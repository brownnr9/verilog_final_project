==> flow/design.v <==
module health_manager (
    input clk,
    input rst,
    input game_en,
    input collision,
    output reg [1:0] lives,
    output wire is_dead
);
    parameter MAX_LIVES = 2'd3;
    parameter DAMAGE_COOLDOWN = 8'd20; 
    reg [7:0] cooldown_timer;
    wire in_cooldown = (cooldown_timer > 0);
    assign is_dead = (lives == 2'd0);
    always @(posedge clk or negedge rst) begin
        if (rst == 1'b0) begin
            lives <= MAX_LIVES;
            cooldown_timer <= 8'd0;
        end else if (game_en) begin
            if (in_cooldown) begin
                cooldown_timer <= cooldown_timer - 8'd1;
            end
            else if (collision && !in_cooldown && lives > 0) begin
                lives <= lives - 2'd1;
                cooldown_timer <= DAMAGE_COOLDOWN;  
            end
        end
    end
endmodule
From RTL to reports: health_manager
Tool output for the design above, in the order of the flow.
Lines are those of the file above, counted from 1.
Operators: Yosys type, input widths -> output width; for muxes data width and select width s.
{ "inputs": {"top": "health_manager", "clock_port": "clk", "cell_library": "sky130hd", "pvt_corner": "tt_025C_1v80"} }

After elaboration
Source: Yosys, flattened and elaborated, memories not mapped. Widths are those after wreduce. Registers that Yosys merges into a memory's read port (data or address) are not register bits. Print and check cells do not count. Equal cells are merged and count once.
{ "classes": {"n_cmp": 2, "reduce_logical": 7, "n_mux": 2, "addsub": 2, "logic": 1} }
{ "ops": {"columns": ["cell", "count"], "rows": [
  ["$mux 8", 2],
  ["$sub 8x1->8 const B", 1],
  ["$gt 8x1->1 const B", 1],
  ["$reduce_and 3->1", 1],
  ["$logic_and 1x1->1", 2],
  ["$sub 2x1->2 const B", 1],
  ["$gt 2x1->1 const B", 1],
  ["$logic_not 2->1", 1],
  ["$reduce_and 2->1", 1],
  ["$reduce_bool 2->1", 1],
  ["$not 1->1", 1],
  ["$logic_not 1->1", 1]
]} }
{ "bits": {"out_inout_bits": 3, "wordCells": 16, "in_bits": 4, "ff_bits": 10} }

Logic depth
Depth = most cells in a row (Yosys ltp): at word level without a register or memory, in the mapped netlist without a sequential cell, where the memories' decode and read muxes count.
{ "logic_depth": {"word_depth": 6, "abc_area": 0, "ltp_mapped": 5, "mapped_depth_nobuf": 5} }

After synthesis
Source: synth_stat.txt of the flow (Yosys; design flattened, memories mapped). It holds for the ABC_AREA given above (unset counts as 0); a run with the other value may have another netlist.
{ "synth_totals": {"seqArea_um2": 252.7, "mapped_area_um2": 588.1, "buf_cells": 1, "ff_cells": 10, "mapped_cells": 56} }
{ "types": {"columns": ["cell_type", "count", "area_total_um2"], "rows": [
  ["sky130_fd_sc_hd__dfrtp_1", 8, 200.192],
  ["sky130_fd_sc_hd__dfstp_2", 2, 52.55],
  ["sky130_fd_sc_hd__ha_1", 3, 37.536],
  ["sky130_fd_sc_hd__mux2i_1", 3, 30.029],
  ["sky130_fd_sc_hd__inv_1", 5, 18.768],
  ["sky130_fd_sc_hd__nand4_1", 3, 18.768],
  ["sky130_fd_sc_hd__a211oi_1", 2, 15.014],
  ["sky130_fd_sc_hd__nor3_1", 3, 15.014],
  ["sky130_fd_sc_hd__nor4_2", 1, 12.512],
  ["sky130_fd_sc_hd__mux2_1", 1, 11.261],
  ["sky130_fd_sc_hd__mux2_2", 1, 11.261],
  ["sky130_fd_sc_hd__or4_4", 1, 11.261],
  ["sky130_fd_sc_hd__a21oi_1", 2, 10.01],
  ["sky130_fd_sc_hd__nand3_1", 2, 10.01],
  ["sky130_fd_sc_hd__nor4bb_1", 1, 10.01],
  ["sky130_fd_sc_hd__a2111oi_0", 1, 8.758],
  ["sky130_fd_sc_hd__a311oi_1", 1, 8.758],
  ["sky130_fd_sc_hd__a31o_1", 1, 8.758]
]} }
Other cell types: 14; their cells: 15.

Path before layout
Path of least setup slack by OpenSTA after synthesis, without wires, with an ideal clock, recovery checks aside; 20% of the period is set as input and as output delay. Where synthesis merged equal registers, the netlist keeps one of their names.
{ "synth_timing": {"kind": "reg2reg", "start": "register lives[0]", "end": "register cooldown_timer[7]", "t_arrival_ps": 1527, "n_path_buf": 0, "path_delay_ps": 1593, "period_ps": 1580, "setup_time_ps": 66, "slack_ps": -13, "driving_pins": 6, "launch_ps": 0, "required_ps": 1514, "synth_period_reached_ps": 1593} }
"path_delay_ps" = arrival - input delay + setup time.
"driving_pins" counts driving pins, that of a launching flip-flop among them; a cell with two outputs on the path counts twice.
"synth_period_reached_ps" is the clock period less the worst setup slack; recovery checks do not enter. This is arithmetic on one report: input and output delays are still those of the set period (20% each).
The rows between start and end are the longest chain of elaborated cells between them; the timing report does not say that the signal goes this way. Where chains are equally long, one stands for them.
Each line given opens the expression or statement behind the cell; cells for indexed reads and writes are added by Yosys, which also makes memories of some case tables.
A register here has more assigning lines than the two given.
{ "synth_via": {"path_cell_list": "sky130_fd_sc_hd__dfstp_2 sky130_fd_sc_hd__inv_1 sky130_fd_sc_hd__ha_1 sky130_fd_sc_hd__nand2b_1 sky130_fd_sc_hd__a2111oi_0 sky130_fd_sc_hd__a31o_1", "elab_chain_len": 4, "cells_between": 6, "cone_lines": 2, "classes_between": "compare (1); mux (2); reduce/logical (3)"} }
{ "synth_lines": {"columns": ["element", "line_no", "source"], "rows": [
  ["from (decl)", 6, "output reg [1:0] lives,"],
  ["from (assign)", 16, "lives <= MAX_LIVES;"],
  ["from (assign)", 23, "lives <= lives - 2'd1;"],
  ["$gt 2x1->1", 22, "else if (collision && !in_cooldown && lives > 0) begin"],
  ["$logic_and 1x1->1", 22, null],
  ["$mux 8", 22, null],
  ["$mux 8", 19, "if (in_cooldown) begin"],
  ["to (assign)", 17, "cooldown_timer <= 8'd0;"],
  ["to (assign)", 20, "cooldown_timer <= cooldown_timer - 8'd1;"],
  ["to (decl)", 11, "reg [7:0] cooldown_timer;"]
]} }
Nets of the timed path that keep an RTL name, with a line that drives or declares them; the list need not be complete.
{ "synth_named_nets": {"columns": ["signal", "line_no", "source"], "rows": [
  ["is_dead", 13, "assign is_dead = (lives == 2'd0);"]
]} }

Timing after layout
Path of least setup slack in the final report of record 2 (OpenROAD, finished layout, wires in). Where an end is a register, its clock arrival counts in the times.
The path's times are printed in steps of 10 ps; the period is the one set.
{ "layout_timing": {"kind": "reg2reg", "start": "register lives[0]", "end": "register cooldown_timer[7]", "launch_ps": 260, "driving_pins": 6, "period_ps": 1610, "required_ps": 1810, "t_arrival_ps": 1750, "n_path_buf": 0, "setup_time_ps": 60, "slack_ps": 60} }
The rows between start and end are the longest chain of elaborated cells between them; the timing report does not say that the signal goes this way. Where chains are equally long, one stands for them.
A register here has more assigning lines than the two given.
{ "layout_via": {"path_cell_list": "sky130_fd_sc_hd__dfstp_2 sky130_fd_sc_hd__inv_1 sky130_fd_sc_hd__ha_1 sky130_fd_sc_hd__nand2b_1 sky130_fd_sc_hd__a2111oi_4 sky130_fd_sc_hd__a31o_1", "elab_chain_len": 4, "cells_between": 6, "cone_lines": 2, "classes_between": "compare (1); mux (2); reduce/logical (3)"} }
{ "layout_lines": {"columns": ["element", "line_no", "source"], "rows": [
  ["from (decl)", 6, "output reg [1:0] lives,"],
  ["from (assign)", 16, "lives <= MAX_LIVES;"],
  ["from (assign)", 23, "lives <= lives - 2'd1;"],
  ["$gt 2x1->1", 22, "else if (collision && !in_cooldown && lives > 0) begin"],
  ["$logic_and 1x1->1", 22, null],
  ["$mux 8", 22, null],
  ["$mux 8", 19, "if (in_cooldown) begin"],
  ["to (assign)", 17, "cooldown_timer <= 8'd0;"],
  ["to (assign)", 20, "cooldown_timer <= cooldown_timer - 8'd1;"],
  ["to (decl)", 11, "reg [7:0] cooldown_timer;"]
]} }

# Flow runs of health_manager

Measured results for health_manager: 2 stored runs of the Yosys and OpenROAD flow on sky130hd. The settings differ; the order carries no meaning. The constraints put input and output delay at 20% of the set period each and load the outputs with 0.01 pF.
"timing.achieved_period_ps" means the clock period less the worst setup slack. The figure is calculated, with input and output delays left at 20% of the set period.
"critical_path_time_ps": the worst setup path's part of the clock period (all of it between registers, 20% less for each end at a port) less its slack. A launch clock that arrives late makes it longer, a capture clock that arrives late makes it shorter.
"power_uw" is the tool's figure for a default switching activity; nothing was simulated.
"critical_path_time_ps" is given in steps of 10 ps.

Record 1
==> flow/run.sh <==
#!/bin/bash
# the make line also repeats the synthesis and layout settings of config.mk as NAME=value (left out here)
make -C /OpenROAD-flow-scripts/flow DESIGN_CONFIG=/design/flow/config.mk WORK_HOME=/design/flow/orfs CLKGATE_MAP_FILE= finish
==> flow/config.mk <==
export PLATFORM = sky130hd
export DESIGN_NAME = health_manager
export DESIGN_NICKNAME = health_manager
export VERILOG_FILES = /design/flow/design.v
export SDC_FILE = /design/flow/constraint.sdc
export NUM_CORES = 4
export LEC_CHECK = 0
export ABC_AREA = 0
export CAP_MARGIN = 20
export CORE_ASPECT_RATIO = 1.71
export CORE_MARGIN = 7
export CORE_UTILIZATION = 48
export MAX_ROUTING_LAYER = met5
export PLACE_DENSITY_LB_ADDON = 0.07
export SLEW_MARGIN = 20
==> flow/constraint.sdc <==
create_clock -name core_clock -period 1.15 [get_ports {clk}]
set_input_delay 0.2300 -clock core_clock [delete_from_list [all_inputs] [get_ports {clk}]]
set_output_delay 0.2300 -clock core_clock [all_outputs]
set_load 0.01 [all_outputs]

==> results of record 1, as JSON <==
{
  "outcome": "did not finish, floorplanning stopped with PDN-0185"
}

Record 2
==> flow/run.sh <==
#!/bin/bash
# the make line also repeats the synthesis and layout settings of config.mk as NAME=value (left out here)
make -C /OpenROAD-flow-scripts/flow DESIGN_CONFIG=/design/flow/config.mk WORK_HOME=/design/flow/orfs CLKGATE_MAP_FILE= finish
==> flow/config.mk <==
export PLATFORM = sky130hd
export DESIGN_NAME = health_manager
export DESIGN_NICKNAME = health_manager
export VERILOG_FILES = /design/flow/design.v
export SDC_FILE = /design/flow/constraint.sdc
export NUM_CORES = 4
export LEC_CHECK = 0
export CAP_MARGIN = 20
export CORE_MARGIN = 2
export CORE_UTILIZATION = 40
export SETUP_SLACK_MARGIN = 0.02
export SLEW_MARGIN = 20
==> flow/constraint.sdc <==
create_clock -name core_clock -period 1.61 [get_ports {clk}]
set_input_delay 0.3220 -clock core_clock [delete_from_list [all_inputs] [get_ports {clk}]]
set_output_delay 0.3220 -clock core_clock [all_outputs]
set_load 0.01 [all_outputs]

==> results of record 2, as JSON <==
{
  "synthesis_area_um2": 588.1,
  "die_footprint_um2": 1792.7,
  "final_stdcell_area_um2": 837.1,
  "setup_ws_ps": 61,
  "tns_setup_ps": 0,
  "power_uw": 1399,
  "timing.achieved_period_ps": 1549,
  "critical_path_time_ps": 1550,
  "worst_path_kind": "reg2reg"
}
